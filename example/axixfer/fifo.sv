==> flow/design.v <==
module fifo #(
	parameter integer N = 8
) (
	input clock,
	input reset,
	input		WVALID,
	output		WREADY,
	input	[N-1:0]	WDATA,
	output		RVALID,
	input		RREADY,
	output	[N-1:0]	RDATA
);
	reg [N-1:0] mem [0:3];
	reg [1:0] wp, rp;
	assign WREADY = (wp + 2'd 1) != rp;
	assign RVALID = wp != rp;
	assign RDATA = mem[rp];
	always @(posedge clock) begin
		if (WVALID && WREADY) begin
			mem[wp] <= WDATA;
			wp <= wp + 2'd 1;
		end
		if (RVALID && RREADY) begin
			rp <= rp + 2'd 1;
		end
		if (reset) begin
			wp <= 0;
			rp <= 0;
		end
	end
endmodule
======== Step by step through the tools: fifo ========
What the tools print for fifo, step after step.
Lines are those of the file above, counted from 1.
Operators carry their Yosys type and port widths (W data, S select, Z words).
Library cell names are shortened.
The mark n/a stands for no value.
inputs
  top ..................................... fifo
  clock port .............................. clock
  library ................................. sky130hd
  library corner .......................... tt_025C_1v80

======== Word-level counts ========
Yosys after proc, flatten, opt, wreduce and memory -nomap, before mapping. Print and check cells are not counted. Equal cells are merged and count once.
Memory sizes are those after Yosys's memory passes, which may raise the word count (mostly to a power of two), join words into wider ones and drop unused or constant bits.
word-level totals
  memories kept ........................... 1
  word width x clocked read ports ......... 8
  bits of input ports ..................... 12
  register bits after elaboration ......... 4
  cells after elaboration ................. 14
  output and inout port bits .............. 10
  RAM bits ................................ 32
cells by class
  add/sub/neg operators ................... 2
  reduce/logical cells .................... 2
  mux-type cells .......................... 5
  equality and inequality tests ........... 2
memory list
  name  depth  width  read ports  wr ports  line  RTL
  mem   4      8      1           1         13    reg [N-1:0] mem [0:3];
operator list
  kind                   count
  $mux W8                1
  $mux W2                3
  $add A2 B1 Y2 const B  2
  $ne A2 B2 Y1           2
  $logic_and A1 B1 Y1    2
  $mux W1                1

======== Longest topological paths ========
Yosys ltp: most cells in a row. Word level: on the elaborated netlist, between registers, memories and ports. Mapped: between sequential cells and ports; inverters and the memories' decode and read muxes count.
logic depth
  depth after elaboration ................. 4
  ABC_AREA ................................ 0
  depth in mapped cells ................... 5
  depth with buffers taken out ............ 5

======== After synthesis ========
The flow's flattened synthesis, as Yosys stat reports it; memories are mapped. The netlist is that of the ABC_AREA named above (0 if unset); the other value can give another one.
Totals and module areas in this step are rounded.
cells by type
  cell      count  total area (µm²)
  edfxtp_1  32     960.922
  mux4_2    8      180.173
  dfxtp_1   6      120.115
  ha_1      4      50.048
  a31oi_1   4      25.024
  and2_1    4      25.024
  xnor2_1   2      17.517
  nand2_1   4      15.014
  nand3b_1  2      15.014
  inv_1     3      11.261
  a21oi_1   2      10.01
  mux2i_1   1      10.01
  a21o_2    1      8.758
  or3b_1    1      8.758
  xor2_1    1      8.758
  or2b_1    1      7.507
  nand2b_1  1      6.256
  nand4_1   1      6.256
Not listed: further types 6, cells in them 6.
synthesis totals
  chip area (Yosys) ....................... 0.001515 mm²
  cell count .............................. 84
  buffer cells ............................ 2
  flip-flops .............................. 38
  area of sequential cells ................ 0.001081 mm²

======== Timing after synthesis ========
OpenSTA on the mapped netlist: ideal clock, no wires. The path of least setup slack (recovery checks aside). Input and output delay are each 20% of the period. Register names are those of the netlist, which keeps one name where synthesis merged equal registers.
timing post-synthesis
  path kind ............................... register to register
  from .................................... reg wp[0]
  to ...................................... mem mem[1][0]
  delay of the path ....................... 1.849 ns
  setup time .............................. 0.332 ns
  time at the first pin ................... 0.000 ns
  buffers on the path ..................... 0
  clock period ............................ 2.68 ns
  path slack .............................. 0.832 ns
  data required time ...................... 2.348 ns
  data arrival time ....................... 1.517 ns
  stages on the path ...................... 6
  synthesis period reached ................ 1.848 ns
"delay of the path" = arrival - input delay + setup time.
"stages on the path" counts driving pins, that of a launching flip-flop among them; a cell with two outputs on the path counts twice.
"synthesis period reached" = period - worst setup slack (recovery checks aside). The figure is calculated, with input and output delays left at 20% of the set period.
Between the ends stands the longest chain of elaborated cells between them, by number of cells; it is not shown to be the way that was timed. Of several equally long chains one is given.
Each line given opens the expression or statement behind the cell; cells for indexed reads and writes are added by Yosys, which also makes memories of some case tables.
The path ends at the enable pin of a flip-flop; only ways to that pin are counted.
on the way, post-synthesis
  path through ............................ dfxtp_1 inv_1 ha_1 xnor2_1 a21oi_1 and2_1
  cells in the longest elaborated chain ... 4
  elaborated cells between the ends (all ways) .. 5
  classes of those cells .................. 1 x add/sub; 1 x eq/ne; 2 x mux; 1 x reduce/logical
RTL lines, path post-synthesis
  item                 line  RTL
  from (decl)          14    reg [1:0] wp, rp;
  from (assign)        21    wp <= wp + 2'd 1;
  from (assign)        27    wp <= 0;
  $add A2 B1 Y2        15    assign WREADY = (wp + 2'd 1) != rp;
  $ne A2 B2 Y1         15
  $logic_and A1 B1 Y1  19    if (WVALID && WREADY) begin
  $mux W2              19
  to (decl)            13    reg [N-1:0] mem [0:3];

======== Timing after layout ========
Path of least setup slack in the final report of run 2 (OpenROAD, finished layout, wires in). Where an end is a register, its clock arrival counts in the times.
timing post-layout
  path kind ............................... register to output
  from .................................... reg wp[0]
  to ...................................... out RVALID
  path slack .............................. -0.11 ns
  stages on the path ...................... 5
  time at the first pin ................... 0.32 ns
  output delay ............................ 0.40 ns
  clock period ............................ 2.01 ns
  buffers on the path ..................... 2
  data required time ...................... 1.61 ns
  data arrival time ....................... 1.72 ns
Between the ends stands the longest chain of elaborated cells between them, by number of cells; it is not shown to be the way that was timed. Of several equally long chains one is given.
on the way, post-layout
  path through ............................ dfxtp_1 buf_4 xor2_2 or2b_1 clkdlybuf4s50_1
  cells in the longest elaborated chain ... 1
  elaborated cells between the ends (all ways) .. 1
  source lines of those cells ............. 1
  classes of those cells .................. 1 x eq/ne
RTL lines, path post-layout
  item           line  RTL
  from (decl)    14    reg [1:0] wp, rp;
  from (assign)  21    wp <= wp + 2'd 1;
  from (assign)  27    wp <= 0;
  $ne A2 B2 Y1   16    assign RVALID = wp != rp;
  to (decl)      9     output RVALID,

Ticket comment

Flow measurements of fifo on sky130hd: 2 stored runs with different settings, listed in no order. Input and output delays are each 20% of the period that was set; the output load is 0.01 pF.
"allowed time less slack (worst setup path)" = time allowed to the worst setup path (clock period - input delay - output delay, where it has them) - its slack; a late launch clock adds to it, a late capture clock takes from it.
Values from the reports are rounded here.

======== run 1 ========
==> flow/run.sh <==
#!/bin/bash
# the make line also repeats the synthesis and layout settings of config.mk as NAME=value (left out here)
make -C /OpenROAD-flow-scripts/flow DESIGN_CONFIG=/design/flow/config.mk WORK_HOME=/design/flow/orfs CLKGATE_MAP_FILE= finish
==> flow/config.mk <==
export PLATFORM = sky130hd
export DESIGN_NAME = fifo
export DESIGN_NICKNAME = fifo
export VERILOG_FILES = /design/flow/design.v
export SDC_FILE = /design/flow/constraint.sdc
export NUM_CORES = 4
export LEC_CHECK = 0
export ABC_AREA = 0
export CAP_MARGIN = 20
export CELL_PAD_IN_SITES_GLOBAL_PLACEMENT = 3
export CORE_MARGIN = 2
export CORE_UTILIZATION = 63
export MAX_ROUTING_LAYER = met5
export PLACE_DENSITY = 0.39
export SETUP_SLACK_MARGIN = -0.08
export SLEW_MARGIN = 40
==> flow/constraint.sdc <==
create_clock -name core_clock -period 1.48 [get_ports {clock}]
set_input_delay 0.2960 -clock core_clock [delete_from_list [all_inputs] [get_ports {clock}]]
set_output_delay 0.2960 -clock core_clock [all_outputs]
set_load 0.01 [all_outputs]

-------- run 1 --------
  no results, placement failed with GPL-0301

======== run 2 ========
==> flow/run.sh <==
#!/bin/bash
# the make line also repeats the synthesis and layout settings of config.mk as NAME=value (left out here)
make -C /OpenROAD-flow-scripts/flow DESIGN_CONFIG=/design/flow/config.mk WORK_HOME=/design/flow/orfs CLKGATE_MAP_FILE= finish
==> flow/config.mk <==
export PLATFORM = sky130hd
export DESIGN_NAME = fifo
export DESIGN_NICKNAME = fifo
export VERILOG_FILES = /design/flow/design.v
export SDC_FILE = /design/flow/constraint.sdc
export NUM_CORES = 4
export LEC_CHECK = 0
export CAP_MARGIN = 20
export CELL_PAD_IN_SITES_GLOBAL_PLACEMENT = 1
export CORE_ASPECT_RATIO = 1.07
export CORE_MARGIN = 2
export CORE_UTILIZATION = 49
export MAX_ROUTING_LAYER = met4
export PLACE_DENSITY_LB_ADDON = 0.2
export SETUP_SLACK_MARGIN = -0.2
export SLEW_MARGIN = 20
==> flow/constraint.sdc <==
create_clock -name core_clock -period 2.01 [get_ports {clock}]
set_input_delay 0.4020 -clock core_clock [delete_from_list [all_inputs] [get_ports {clock}]]
set_output_delay 0.4020 -clock core_clock [all_outputs]
set_load 0.01 [all_outputs]

-------- measured, run 2 --------
  area of the synthesized netlist ......... 0.001515 mm²
  die outline area ........................ 0.003553 mm²
  standard-cell area of the final layout .. 0.001978 mm²
  setup slack of the critical path ........ -0.110 ns
  total negative slack .................... -0.120 ns
  worst hold slack in the final report .... 0.615 ns
  allowed time less slack (worst setup path) .. 1.72 ns
  worst setup path type ................... register to output
